==> flow/design.v <==
module pcie_piso #(
  parameter DATA_WIDTH = 10
) (
  input  logic clk,
  input  logic reset,
  input  logic enable,
  input  logic load,
  input  logic [DATA_WIDTH-1:0] data_in,
  output logic data_out
);
  logic [DATA_WIDTH-1:0] data = {DATA_WIDTH{1'b0}};
  logic serial_data;
  always_ff @(posedge clk) begin
    if (load && enable) begin
      data <= {data_in[DATA_WIDTH-2:0],1'b0};
    end else if (load) begin
      data <= data_in;
    end else if (enable) begin
      data <= {data[DATA_WIDTH-2:0],1'b0};
    end
  end
  always_ff @(posedge clk) begin
    if (load && enable) begin
      serial_data <= data_in[DATA_WIDTH-1];
    end else begin
      serial_data <= data[DATA_WIDTH-1];
    end
  end
  assign data_out = enable ? serial_data : 1'bz;
endmodule
-- From RTL to reports: pcie_piso
The steps from the RTL of pcie_piso to its reports follow in flow order.
Line numbers count from 1 in the design file above.
Library cell names are shortened.
A cell with n/a has no value.
- top: pcie_piso
- clock input: clk
- standard-cell library: sky130hd
- corner: tt_025C_1v80

-- Word level
Counts by Yosys on the flattened word-level netlist (proc, flatten, opt, wreduce; memories kept). Register bits leave out memories and registers merged into their read ports (data or address). Print and check cells are left out. Cells with the same type and inputs are merged into one.
- register bits after elaboration at 11
- input bits: 14
- word-level cells: 11
- output and inout bits: 1
- noted multiplexer cells: 5
- noted reduce/logical cells: 3
- operators with widths (kind ; number):
    10-bit two-way mux ; 3
    3-bit nonzero test ; 1
    2-bit nonzero test ; 1
    1-bit two-way mux ; 2
    1-bit logical AND ; 1

-- Depth
Longest topological path by Yosys (ltp), each cell counted once; first at word level (registers and memories cut), then after technology mapping (sequential cells cut; the memories' decode and read muxes count).
- word-level depth: 3
- ABC_AREA: 0
- mapped depth: 3

-- Mapped cells and area
Source: synth_stat.txt of the flow (Yosys; design flattened, memories mapped). It holds for the ABC_AREA given above (unset counts as 0); a run with the other value may have another netlist.
Totals and module areas in this step are rounded.
- cell area after synthesis: 534.3 um2
- noted standard cells after synthesis: 46
- noted mapped flip-flops: 11
- sequential area: 310.3 um2
- cells by type (cell ; number):
    edfxtp_1 ; 9
    mux2i_1 ; 10
    a21oi_1 ; 9
    dfxtp_1 ; 2
    nor2_1 ; 10
    buf_6 ; 1
    mux2_2 ; 1
    or2_2 ; 1
    buf_2 ; 1
    clkbuf_1 ; 1
    nand2_1 ; 1

-- Path before layout
Source: OpenSTA report_checks on the synthesized netlist (no wires, ideal clock, input and output delay 20% of the period each), path of least setup slack; recovery checks are left aside. Register names are those of the netlist, which keeps one name where synthesis merged equal registers.
- kind: input-to-reg
- start point: input port load
- end point: register data[1]
- path buffers at 1
- data required time at 1.087 ns
- clock period at 1.36 ns
- setup time: 0.273 ns
- stages: 2
- path delay at 0.800 ns
- noted path slack: 0.288 ns
- noted launch time at the first pin: 0.272 ns
- noted arrival: 0.799 ns
- synthesis period reached: 1.072 ns
"path delay" = arrival - input delay + setup time.
"stages": output pins that drive a net of the path, with the launching flip-flop's if there is one; two outputs of one cell count as two.
"synthesis period reached" is the clock period less the worst setup slack; recovery checks do not enter. This is arithmetic on one report: input and output delays are still those of the set period (20% each).
Between the ends stands the longest chain of elaborated cells between them, by number of cells; it is not shown to be the way that was timed. Of several equally long chains one is given.
Each line given opens the expression or statement behind the cell; cells for indexed reads and writes are added by Yosys, which also makes memories of some case tables.
At most two assigning lines are given for a register; there are more.
The path ends at the enable pin of a flip-flop; only ways to that pin are counted.
- path through: buf_2 > or2_2
- cells in the longest elaborated chain at 2
- noted elaborated cells on any way between the ends: 2
- ends and longest elaborated chain, post-synthesis (item ; RTL line ; text):
    start, declared ; 7 ; input  logic load,
    1-bit logical AND ; 14 ; if (load && enable) begin
    3-bit nonzero test ; n/a ;
    end, assigned ; 15 ; data <= {data_in[DATA_WIDTH-2:0],1'b0};
    end, assigned ; 17 ; data <= data_in;
    end, declared ; 11 ; logic [DATA_WIDTH-1:0] data = {DATA_WIDTH{1'b0}};

-- Timing after layout
Path of least setup slack in the final report of flow run B (OpenROAD, finished layout, wires in). Where an end is a register, its clock arrival counts in the times.
- kind: reg-to-output
- start point: register serial_data
- end point: output port data_out
- noted arrival: 0.80 ns
- clock period at 1.18 ns
- path buffers at 1
- noted launch time at the first pin: 0.26 ns
- stages: 2
- noted path slack: 0.15 ns
- data required time at 0.94 ns
Between the ends stands the longest chain of elaborated cells between them, by number of cells; it is not shown to be the way that was timed. Of several equally long chains one is given.
- path through: dfxtp_1 > clkdlybuf4s15_1
- cells in the longest elaborated chain at 1
- noted elaborated cells on any way between the ends: 1
- RTL lines with such cells at 1
- ends and longest elaborated chain, after layout (item ; RTL line ; text):
    start, declared ; 12 ; logic serial_data;
    start, assigned ; 24 ; serial_data <= data_in[DATA_WIDTH-1];
    start, assigned ; 26 ; serial_data <= data[DATA_WIDTH-1];
    1-bit two-way mux ; 29 ; assign data_out = enable ? serial_data : 1'bz;
    end, declared ; 9 ; output logic data_out

Design pcie_piso on sky130hd. What follows are 2 stored runs of the flow, each under its own settings; their order means nothing. The constraints put input and output delay at 20% of the set period each and load the outputs with 0.01 pF.
"period reached" = clock period - worst setup slack. The figure is calculated, with input and output delays left at 20% of the set period.
By "time on the worst setup path" is meant the share of the clock period that the worst setup path is allowed (20% is reserved at inputs, 20% at outputs), minus its slack. Clock arrival times at its registers enter into it.
"total power after layout" rests on the timing tool's default activity at the inputs, not on a simulated workload.
Values from the reports are rounded here.

Flow run A
Settings were period_ns = 1.8; CORE_UTILIZATION = 62; SETUP_SLACK_MARGIN = 0.4; PLACE_DENSITY_LB_ADDON = 0.24; CORE_ASPECT_RATIO = 1.09; TNS_END_PERCENT = 20; CTS_CLUSTER_DIAMETER = 57; CAP_MARGIN = 35; SLEW_MARGIN = 30; MIN_ROUTING_LAYER = met1; MAX_ROUTING_LAYER = met5; CORE_MARGIN = 2
- no results, floorplanning failed with PDN-0185

Flow run B
Settings were period_ns = 1.18; SETUP_SLACK_MARGIN = 0.13; CAP_MARGIN = 20; CORE_MARGIN = 2; CORE_UTILIZATION = 40; SLEW_MARGIN = 20
- noted the area of the standard cells in the finished layout: 738.2 um2
- worst setup slack after layout at 0.147 ns
- worst hold slack: 0.392 ns
- total power after layout: 877 uW
- area of the die: 1,644 um2
- time on the worst setup path at 0.80 ns
- kind of the worst setup path: reg-to-output
- final design utilization: 0.582
- synthesized cell area: 534.3 um2
- noted the period reached: 1.033 ns
